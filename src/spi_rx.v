==> flow/design.v <==
`default_nettype none
`timescale 10ns/1ns
module sampler(
	input clock,
	input reset,
	input signal,
	output sampled_signal,
	output falling,
	output rising
);
	reg [1:0] sample_register;
	always @(posedge clock)
	if(reset)
		sample_register <= {signal, signal};
	else
		sample_register <= {sample_register[0], signal};
	assign sampled_signal = sample_register[1];
	assign falling =  sample_register[1] & !sample_register[0];
	assign rising  = !sample_register[1] &  sample_register[0];
endmodule
`default_nettype none
`timescale 10ns/1ns
module serial_in_parallel_out #(
	parameter DATA_WIDTH=8
) (
	input clock,
	input reset,
	input shift_trigger,
	input signal,
	output reg [DATA_WIDTH-1:0] data
);
	always @(posedge clock)
	if(reset)
		data <= 0;
	else if(shift_trigger)
		data <= {data[DATA_WIDTH-2:0], signal};
endmodule
`default_nettype none
`timescale 10ns/1ns
module spi_rx (
	input clock,
	input reset,
	input  SPI_clock,
	input  SPI_in,
	output SPI_out,
	input  SPI_not_chip_select,
	output reg   in_data_valid,
	output [7:0] in_data,
	input        out_data_valid,
	input  [7:0] out_data,
	output reg   out_data_ready,
	output active
);
	wire [7:0] unused;
	wire SPI_clock_sampled, SPI_clock_rising, SPI_clock_falling;
	sampler SPI_clock_sampler(
		.clock(clock),
		.reset(reset),
		.signal(SPI_clock),
		.sampled_signal(SPI_clock_sampled),
		.falling(SPI_clock_falling),
		.rising(SPI_clock_rising)
	);
	wire SPI_not_chip_select_sampled, SPI_not_chip_select_rising, SPI_not_chip_select_falling;
	sampler SPI_not_chip_select_sampler(
		.clock(clock),
		.reset(reset),
		.signal(SPI_not_chip_select),
		.sampled_signal(SPI_not_chip_select_sampled),
		.falling(SPI_not_chip_select_falling),
		.rising(SPI_not_chip_select_rising)
	);
	assign active = !SPI_not_chip_select_sampled;
	wire SPI_in_sampled, SPI_in_rising, SPI_in_falling;
	sampler SPI_in_sampler(
		.clock(clock),
		.reset(reset),
		.signal(SPI_in),
		.sampled_signal(SPI_in_sampled),
		.falling(SPI_in_falling),
		.rising(SPI_in_rising)
	);
	wire [7:0] SPI_in_shift_data;
	serial_in_parallel_out #(.DATA_WIDTH(8)) SPI_in_shifter (
		.clock(clock),
		.reset(reset),
		.shift_trigger(SPI_clock_rising),
		.signal(SPI_in_sampled),
		.data(SPI_in_shift_data)
	);
	assign in_data = SPI_in_shift_data;
	localparam STATE_idle = 0;
	localparam STATE_io   = 1;
	reg [3:0] state = STATE_idle;
	reg [2:0] in_bit_counter;
	always @(posedge clock)
	if(reset)
		in_bit_counter <= 7;
	else case(state)
	STATE_io:
	begin
		if(SPI_clock_falling)
			in_bit_counter <= in_bit_counter + 1;
		if(in_bit_counter == 7 && SPI_clock_rising)
			in_data_valid <= 1'b1;
		else
			in_data_valid <= 1'b0;
	end
	default: begin end
	endcase
	always @(posedge clock)
	if(reset)
	begin
		state <= STATE_idle;
	end else begin
		if(SPI_not_chip_select_falling)
			state <= STATE_io;
		if(SPI_not_chip_select_rising)
			state <= STATE_idle;
	end
	reg [7:0] out_data_r;
	always @(posedge clock)
	if(reset)
	begin
		out_data_r <= 8'b0;
		out_data_ready <= 1;
	end else begin
		if(out_data_valid & out_data_ready)
		begin
			out_data_r <= out_data;
			out_data_ready <= 0;
		end else if(SPI_clock_falling & out_bit_counter == 7)
			out_data_ready <= 1;
	end
	reg [2:0] out_bit_counter;
	always @(posedge clock)
	if(reset)
	begin
		out_bit_counter <= 0;
	end else if(state == STATE_io)
	begin
		if(SPI_clock_rising)
			out_bit_counter <= out_bit_counter + 1;
	end
	reg SPI_out_r;
	always @(posedge clock)
		if(SPI_clock_falling)
			SPI_out_r <= out_data_r[7 - out_bit_counter];
	assign SPI_out = SPI_out_r; 
	assign unused = {3'b0, SPI_clock_sampled, SPI_not_chip_select_sampled, SPI_not_chip_select_falling, SPI_in_rising, SPI_in_falling};
endmodule
* Tool chain data of spi_rx *
The steps from the RTL of spi_rx to its reports follow in flow order.
Line numbers count from 1 in the design file above.
Operators carry their Yosys type and port widths (W data, S select, Z words).
A cell with -- has no value.

set-up
  top module = spi_rx
  clock port = clock
  cell library = sky130hd
  library corner = tt_025C_1v80

* Word level *
Yosys after proc, flatten, opt, wreduce and memory -nomap, before mapping. Memory bits, and registers merged into a memory's read port (data or address), are not among the register bits. Print and check cells are not counted. Equal cells are merged and count once.

word-level totals
  register bits = 32

operators by class
  add/sub/neg operators = 3
  equality and inequality tests = 2
  shifts and indexed selects = 1
  muxes and demuxes = 6
  bitwise logic cells = 7
  reduce/logical cells = 10

operators by type and width
  cell                   number
  $shiftx A8 B4 Y1       1
  $and A1 B1 Y1          6
  $reduce_and A2 Y1      3
  $add A3 B1 Y3 const B  2
  $eq A3 B3 Y1 const B   2
  $mux W2                3
  $logic_not A1 Y1       4
  $sub A3 B3 Y4 const A  1
  $mux W1                3
  $reduce_bool A2 Y1     1
  $reduce_or A2 Y1       1
  $logic_and A1 B1 Y1    1
  $not A1 Y1             1

* Depth *
Yosys ltp: most cells in a row. Word level: on the elaborated netlist, between registers, memories and ports. Mapped: between sequential cells and ports; inverters and the memories' decode and read muxes count.

logic depth
  depth in word-level cells = 5
  ABC_AREA = 0
  mapped depth = 4
  gate-level depth less buffers = 4

* After synthesis *
Yosys stat after the flow's synthesis: flattened, memories mapped to cells. It holds for the ABC_AREA given above (unset counts as 0); a run with the other value may have another netlist.

cell types
  cell type                  number
  sky130_fd_sc_hd__dfxtp_1   30
  sky130_fd_sc_hd__nand2_1   27
  sky130_fd_sc_hd__a21oi_1   18
  sky130_fd_sc_hd__edfxtp_1  2
  sky130_fd_sc_hd__mux4_1    2
  sky130_fd_sc_hd__ha_1      4
  sky130_fd_sc_hd__nand3_1   10
  sky130_fd_sc_hd__mux2_2    4
  sky130_fd_sc_hd__clkbuf_1  6
  sky130_fd_sc_hd__a211o_1   2
  sky130_fd_sc_hd__xor2_1    2
  sky130_fd_sc_hd__a21o_1    2
  sky130_fd_sc_hd__nand3b_1  2
  sky130_fd_sc_hd__and3_1    2
  sky130_fd_sc_hd__nand2b_1  2
  sky130_fd_sc_hd__nor2b_1   2
  sky130_fd_sc_hd__nor2_1    3
  sky130_fd_sc_hd__maj3_1    1

Not listed: further types 3, cells in them 4.

mapped netlist
  cells in the netlist = 125
  cell area after synthesis = 0.0012149 mm²
  flip-flops = 32
  buffers = 7

By module: a second synthesis without flattening, with its own total; a netlist apart from the flattened one above.

second synthesis, totals
  cell total of the unflattened synthesis = 122
  area total of the unflattened synthesis = 0.00133 mm²

Each row is one instance without its submodules.

modules
  module                                  times used  cells  area (mm²)  sequential area (mm²)
  spi_rx                                  1           81     0.0008421   0.0003804
  serial_in_parallel_out #(DATA_WIDTH=8)  1           26     0.0002853   0.0001602
  sampler                                 3           5      0.0000676   0.00004

* Path before layout *
Path of least setup slack by OpenSTA after synthesis, without wires, with an ideal clock, recovery checks aside; 20% of the period is set as input and as output delay. Where synthesis merged equal registers, the netlist keeps one of their names.

timing after synthesis
  kind = register to register
  start = reg out_bit_counter[0]
  end = reg SPI_out_r
  clock period = 2530 ps
  arrival time = 1177 ps
  required time = 2270 ps
  setup slack = 1093 ps
  path delay = 1437 ps
  stages = 3
  buffers on the path = 0
  synthesis period reached = 1437 ps

"path delay" is the arrival time less input delay plus setup time.
"stages" counts driving pins, that of a launching flip-flop among them; a cell with two outputs on the path counts twice.
"synthesis period reached" is the clock period less the worst setup slack; recovery checks do not enter. This is arithmetic on one report: input and output delays are still those of the set period (20% each).
Between the ends stands the longest chain of elaborated cells between them, by number of cells; it is not shown to be the way that was timed. Of several equally long chains one is given.
Each line given opens the expression or statement behind the cell; cells for indexed reads and writes are added by Yosys, which also makes memories of some case tables.

between the ends, after synthesis
  cells stage by stage = sky130_fd_sc_hd__dfxtp_1 -> sky130_fd_sc_hd__mux4_1 -> sky130_fd_sc_hd__mux2_2
  cells in the longest elaborated chain = 2
  elaborated cells between the ends (all ways) = 2
  RTL lines with such cells = 1

RTL lines, path after synthesis
  what              line  RTL
  start, declared   135   reg [2:0] out_bit_counter;
  start, assigned   139   out_bit_counter <= 0;
  start, assigned   143   out_bit_counter <= out_bit_counter + 1;
  $sub A3 B3 Y4     148   SPI_out_r <= out_data_r[7 - out_bit_counter];
  $shiftx A8 B4 Y1  148
  end, assigned     148
  end, declared     145   reg SPI_out_r;

* Worst path after layout *
Path of least setup slack in the final report of run A (OpenROAD, finished layout, wires in). Where an end is a register, its clock arrival counts in the times.
The path's times are printed in steps of 10 ps; the period is the one set.

timing after layout
  kind = register to output
  start = reg in_data_valid
  end = out in_data_valid
  clock period = 1670 ps
  external output delay = 330 ps
  arrival time = 1180 ps
  required time = 1340 ps
  setup slack = 150 ps
  stages = 2
  buffers on the path = 1

between the ends, after layout
  cells stage by stage = sky130_fd_sc_hd__edfxtp_1 -> sky130_fd_sc_hd__clkdlybuf4s50_1
  cells in the longest elaborated chain = 0
  elaborated cells between the ends (all ways) = 0
  RTL lines with such cells = 0

RTL lines, path after layout
  what             line  RTL
  start, declared  47    output reg in_data_valid,
  start, assigned  105   in_data_valid <= 1'b1;
  start, assigned  107   in_data_valid <= 1'b0;
  end, declared    47

Memo
Re: implementation data of spi_rx

Record of 2 stored runs of the RTL-to-layout flow on spi_rx, platform sky130hd. The runs are unordered. Constraints: input delay and output delay 20% of the set period each, output load 0.01 pF.
By "achieved clock period" is meant the clock period of the run minus its worst setup slack. This is arithmetic on one report: input and output delays are still those of the set period (20% each).
"worst setup path time" = time allowed to the worst setup path (clock period - input delay - output delay, where it has them) - its slack; a late launch clock adds to it, a late capture clock takes from it.
"power" rests on the timing tool's default activity at the inputs, not on a simulated workload.
"worst setup path time" is known to 10 ps.

Run A
==> flow/run.sh <==
#!/bin/bash
# the make line also repeats the synthesis and layout settings of config.mk as NAME=value (left out here)
make -C /OpenROAD-flow-scripts/flow DESIGN_CONFIG=/design/flow/config.mk WORK_HOME=/design/flow/orfs CLKGATE_MAP_FILE= finish
==> flow/config.mk <==
export PLATFORM = sky130hd
export DESIGN_NAME = spi_rx
export DESIGN_NICKNAME = spi_rx
export VERILOG_FILES = /design/flow/design.v
export SDC_FILE = /design/flow/constraint.sdc
export NUM_CORES = 4
export LEC_CHECK = 0
export CAP_MARGIN = 20
export CELL_PAD_IN_SITES_DETAIL_PLACEMENT = 0
export CELL_PAD_IN_SITES_GLOBAL_PLACEMENT = 0
export CORE_MARGIN = 2
export CORE_UTILIZATION = 34
export GPL_TIMING_DRIVEN = 1
export MIN_ROUTING_LAYER = met2
export PLACE_DENSITY_LB_ADDON = 0.2
export SETUP_SLACK_MARGIN = 0.21
export SLEW_MARGIN = 0
export TNS_END_PERCENT = 65
==> flow/constraint.sdc <==
create_clock -name core_clock -period 1.67 [get_ports {clock}]
set_input_delay 0.3340 -clock core_clock [delete_from_list [all_inputs] [get_ports {clock}]]
set_output_delay 0.3340 -clock core_clock [all_outputs]
set_load 0.01 [all_outputs]

==> results of run A <==
chip area after synthesis (Yosys): 0.0012149 mm²
die area: 0.0040672 mm²
standard-cell area of the final layout: 0.0016015 mm²
utilization: 47.2 %
worst setup slack after layout: 152 ps
total negative slack: 0 ps
worst hold slack: 448 ps
power: 1.486 mW
achieved clock period: 1518 ps
worst setup path time: 1180 ps
worst setup path kind: register to output

Run B
==> flow/run.sh <==
#!/bin/bash
# the make line also repeats the synthesis and layout settings of config.mk as NAME=value (left out here)
make -C /OpenROAD-flow-scripts/flow DESIGN_CONFIG=/design/flow/config.mk WORK_HOME=/design/flow/orfs CLKGATE_MAP_FILE= finish
==> flow/config.mk <==
export PLATFORM = sky130hd
export DESIGN_NAME = spi_rx
export DESIGN_NICKNAME = spi_rx
export VERILOG_FILES = /design/flow/design.v
export SDC_FILE = /design/flow/constraint.sdc
export NUM_CORES = 4
export LEC_CHECK = 0
export ABC_AREA = 1
export CAP_MARGIN = 20
export CORE_MARGIN = 3
export CORE_UTILIZATION = 42
export CTS_CLUSTER_DIAMETER = 229
export GPL_TIMING_DRIVEN = 1
export MAX_ROUTING_LAYER = met4
export SETUP_SLACK_MARGIN = -0.03
export SLEW_MARGIN = 20
==> flow/constraint.sdc <==
create_clock -name core_clock -period 2.19 [get_ports {clock}]
set_input_delay 0.4380 -clock core_clock [delete_from_list [all_inputs] [get_ports {clock}]]
set_output_delay 0.4380 -clock core_clock [all_outputs]
set_load 0.01 [all_outputs]

==> results of run B <==
chip area after synthesis (Yosys): 0.0012687 mm²
die area: 0.0037161 mm²
standard-cell area of the final layout: 0.0015815 mm²
utilization: 55.9 %
worst setup slack after layout: 492 ps
total negative slack: 0 ps
worst hold slack: 432 ps
power: 1.180 mW
achieved clock period: 1698 ps
worst setup path time: 1260 ps
worst setup path kind: register to output
